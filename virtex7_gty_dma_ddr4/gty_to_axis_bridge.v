==> flow/design.v <==
`timescale 1ns / 1ps
module gty_to_axis_bridge #(
    parameter DATA_WIDTH = 64,   
    parameter PACKET_SIZE = 1024  
)(
    input  wire                     aclk,
    input  wire                     aresetn,
    input  wire [DATA_WIDTH-1:0]    gty_rx_data,
    input  wire                     gty_rx_valid,
    input  wire                     gty_rx_header_valid,
    input  wire [1:0]               gty_rx_header,
    output wire                     gty_rx_ready,
    output reg  [DATA_WIDTH-1:0]    m_axis_tdata,
    output reg                      m_axis_tvalid,
    output reg                      m_axis_tlast,
    output reg  [(DATA_WIDTH/8)-1:0] m_axis_tkeep,
    input  wire                     m_axis_tready
);
    reg [15:0] byte_counter;
    reg [15:0] packet_byte_count;
    wire transfer_active;
    wire packet_complete;
    assign transfer_active = m_axis_tvalid && m_axis_tready;
    assign packet_complete = (byte_counter >= packet_byte_count - (DATA_WIDTH/8));
    always @(posedge aclk) begin
        if (!aresetn) begin
            packet_byte_count <= PACKET_SIZE;
        end
    end
    always @(posedge aclk) begin
        if (!aresetn) begin
            byte_counter <= 16'd0;
        end else if (transfer_active) begin
            if (m_axis_tlast) begin
                byte_counter <= 16'd0;
            end else begin
                byte_counter <= byte_counter + (DATA_WIDTH/8);
            end
        end
    end
    always @(posedge aclk) begin
        if (!aresetn) begin
            m_axis_tdata <= {DATA_WIDTH{1'b0}};
        end else if (gty_rx_valid && gty_rx_ready) begin
            m_axis_tdata <= gty_rx_data;
        end
    end
    always @(posedge aclk) begin
        if (!aresetn) begin
            m_axis_tvalid <= 1'b0;
        end else begin
            if (gty_rx_valid) begin
                m_axis_tvalid <= 1'b1;
            end else if (transfer_active) begin
                m_axis_tvalid <= 1'b0;
            end
        end
    end
    always @(posedge aclk) begin
        if (!aresetn) begin
            m_axis_tlast <= 1'b0;
        end else begin
            if (gty_rx_valid && packet_complete) begin
                m_axis_tlast <= 1'b1;
            end else if (transfer_active) begin
                m_axis_tlast <= 1'b0;
            end
        end
    end
    always @(posedge aclk) begin
        if (!aresetn) begin
            m_axis_tkeep <= {(DATA_WIDTH/8){1'b0}};
        end else begin
            m_axis_tkeep <= {(DATA_WIDTH/8){1'b1}};
        end
    end
    assign gty_rx_ready = m_axis_tready || !m_axis_tvalid;
    reg [31:0] total_packets;
    reg [31:0] total_bytes;
    always @(posedge aclk) begin
        if (!aresetn) begin
            total_packets <= 32'd0;
            total_bytes <= 32'd0;
        end else if (transfer_active) begin
            total_bytes <= total_bytes + (DATA_WIDTH/8);
            if (m_axis_tlast) begin
                total_packets <= total_packets + 1'b1;
            end
        end
    end
endmodule
== Step by step through the tools: gty_to_axis_bridge ==
Tool output for the design above, in the order of the flow.
Lines are those of the file above, counted from 1.
Cell names lack the library's common part.
Not given: -
Inputs
  top module: gty_to_axis_bridge
  clock: aclk
  library: sky130hd
  corner: tt_025C_1v80

== After elaboration ==
Counts by Yosys on the flattened word-level netlist (proc, flatten, opt, wreduce; memories kept). Register bits leave out memories and registers merged into their read ports (data or address). Print and check cells are left out. Cells with the same type and inputs are merged into one.
Word-level totals
  flip-flop bits (word level): 90
  bits in latches: 0
  bits in writable memories: 0
  bits in read-only memories: 0
  clocked read ports x word width: 0
  memories kept: 0
  input bits: 71
  output and inout bits: 75
  cells after elaboration: 19
Cells by class
  add/subtract/negate cells: 1
  multiply operators: 0
  divide/modulo/power cells: 0
  $lt $le $gt $ge: 1
  eq/ne operators: 0
  shifts and indexed selects: 0
  multiplexer cells: 5
  bitwise operators: 0
  reductions and logical operators: 7
Operators by type and width (count)
  >= comparator 16 x 10 -> 1 bit with constant B: 1
  adder 16 x 4 -> 16 bit with constant B: 1
  two-way mux 16 bit: 1
  two-way mux 8 bit: 1
  nonzero test 2 bit: 2
  logical AND 1 bit: 3
  two-way mux 1 bit: 3
  logical OR 1 bit: 1
  logical NOT 1 bit: 1

== Logic depth ==
Depth = most cells in a row (Yosys ltp): at word level without a register or memory, in the mapped netlist without a sequential cell, where the memories' decode and read muxes count.
Depth
  word-level depth: 3
  ABC_AREA: 0
  mapped depth: 7
  gate-level depth less buffers: 4

== Synthesis result ==
The flow's flattened synthesis, as Yosys stat reports it; memories are mapped. The netlist is that of the ABC_AREA named above (0 if unset); the other value can give another one.
Synthesis totals
  cells in the netlist: 384
  synthesis area: 0.0031881 mm²
  area of sequential cells: 0.0016015 mm²
  mapped flip-flops: 80
  buffers: 45
Cell types
  dfxtp_1: count 80, total area 1.6E+03 µm²
  a21oi_1: count 74, total area 370.355 µm²
  nand3_1: count 73, total area 365.35 µm²
  o21ai_0: count 65, total area 325.312 µm²
  clkbuf_1: count 19, total area 71.318 µm²
  buf_4: count 9, total area 67.565 µm²
  buf_2: count 13, total area 65.062 µm²
  o31ai_1: count 6, total area 45.043 µm²
  or4_1: count 5, total area 37.536 µm²
  nand4_1: count 4, total area 25.024 µm²
  mux2i_1: count 2, total area 20.019 µm²
  nand2_1: count 5, total area 18.768 µm²
  nor4_1: count 3, total area 18.768 µm²
  or3_1: count 3, total area 18.768 µm²
  xor2_1: count 2, total area 17.517 µm²
  buf_1: count 4, total area 15.014 µm²
  nand3b_1: count 2, total area 15.014 µm²
  ha_1: count 1, total area 12.512 µm²
Other cell types: 8; their cells: 14.

== Path before layout ==
Source: OpenSTA report_checks on the synthesized netlist (no wires, ideal clock, input and output delay 20% of the period each), path of least setup slack; recovery checks are left aside. Register names are those of the netlist, which keeps one name where synthesis merged equal registers.
Path post-synthesis
  kind: input to output
  start: input m_axis_tready
  end: output gty_rx_ready
  clock period: 2.88 ns
  input delay: 0.576 ns
  output delay: 0.576 ns
  launch time at the first pin: 0.576 ns
  arrival: 1.046 ns
  required time: 2.304 ns
  setup slack: 1.258 ns
  delay of the path: 0.470 ns
  stages on the path: 4
  buffers on the path: 2
  synthesis period reached: 1.622 ns
"delay of the path" = arrival - input delay + setup time.
A path that ends at an output port has no setup time.
"stages on the path": output pins that drive a net of the path, with the launching flip-flop's if there is one; two outputs of one cell count as two.
"synthesis period reached" is the clock period less the worst setup slack; recovery checks do not enter. This is arithmetic on one report: input and output delays are still those of the set period (20% each).
Between the ends stands the longest chain of elaborated cells between them, by number of cells; it is not shown to be the way that was timed. Of several equally long chains one is given.
A line is the first line of the expression or statement that the cell stems from. Yosys adds cells for indexed reads and writes and turns some case tables into memories.
On the way, post-synthesis
  cells stage by stage: buf_4 > nor2b_2 > inv_2 > buf_2
  length of the longest elaborated chain: 1
  elaborated cells on any way between the ends: 1
  source lines of those cells: 1
  classes of those cells: reduce/logical: 1
Ends and longest elaborated chain, post-synthesis
  start, declared: line 17  | input  wire                     m_axis_tready
  logical OR 1 bit: line 77  | assign gty_rx_ready = m_axis_tready || !m_axis_tvalid;
  end, declared: line 12  | output wire                     gty_rx_ready,

== Path in the finished layout ==
From the final timing report of flow run A: the path of least setup slack in the routed layout; clock arrival at registers is part of the times.
Path after layout
  kind: register to output
  start: register m_axis_tdata[24]
  end: output m_axis_tdata[24]
  clock period: 1.41 ns
  output delay: 0.28 ns
  launch time at the first pin: 0.33 ns
  arrival: 1.18 ns
  required time: 1.13 ns
  setup slack: -0.06 ns
  stages on the path: 2
  buffers on the path: 1
On the way, after layout
  cells stage by stage: dfxtp_1 > clkdlybuf4s50_1
  length of the longest elaborated chain: 0
  elaborated cells on any way between the ends: 0
  source lines of those cells: 0
Ends and longest elaborated chain, after layout
  start, declared: line 13  | output reg  [DATA_WIDTH-1:0]    m_axis_tdata,
  start, assigned: line 43  | m_axis_tdata <= {DATA_WIDTH{1'b0}};
  start, assigned: line 45  | m_axis_tdata <= gty_rx_data;
  end, declared: line 13

Data sheet: physical implementation of gty_to_axis_bridge

Stored flow runs of gty_to_axis_bridge (2 of them; Yosys, OpenROAD, sky130hd). They differ in their settings and are not a sequence. Constraints: input delay and output delay 20% of the set period each, output load 0.01 pF.
"reached clock period" = clock period - worst setup slack. The figure is calculated, with input and output delays left at 20% of the set period.
"worst setup path time" means the part of the period allowed to the worst setup path (the constraints hold back 20% at inputs and 20% at outputs) less its slack; where the path has registers, the arrival times of their clocks count too.
"power" rests on the timing tool's default activity at the inputs, not on a simulated workload.

==> flow run A: settings <==
{ "period_ns": 1.41, "CORE_UTILIZATION": 45, "SETUP_SLACK_MARGIN": -0.09, "PLACE_DENSITY_LB_ADDON": 0.22, "CORE_ASPECT_RATIO": 0.57, "CORE_MARGIN": 5, "GPL_ROUTABILITY_DRIVEN": 1, "CAP_MARGIN": 5, "SLEW_MARGIN": 20, "MIN_ROUTING_LAYER": "met1", "MAX_ROUTING_LAYER": "met5" }
==> flow run A: results <==
standard-cell area of the final layout: 0.0051136 mm²
total negative setup slack: -0.146 ns
chip area in the Yosys report: 0.0031881 mm²
reached clock period: 1.466 ns
total die area: 0.0089346 mm²
worst setup path time: 1.18 ns
type of the worst setup path: register to output
post-route worst hold slack: 0.356 ns
post-route utilization: 73.4%
worst setup slack after layout: -0.056 ns
power: 5.363 mW

==> flow run B: settings <==
{ "period_ns": 1.17, "CAP_MARGIN": 20, "CORE_MARGIN": 2, "CORE_UTILIZATION": 40, "SLEW_MARGIN": 20 }
==> flow run B: results <==
standard-cell area of the final layout: 0.0062172 mm²
total negative setup slack: -7.368 ns
chip area in the Yosys report: 0.0031881 mm²
reached clock period: 1.351 ns
total die area: 0.0087002 mm²
worst setup path time: 1.35 ns
type of the worst setup path: register to register
post-route worst hold slack: 0.405 ns
post-route utilization: 80.5%
worst setup slack after layout: -0.181 ns
power: 6.294 mW
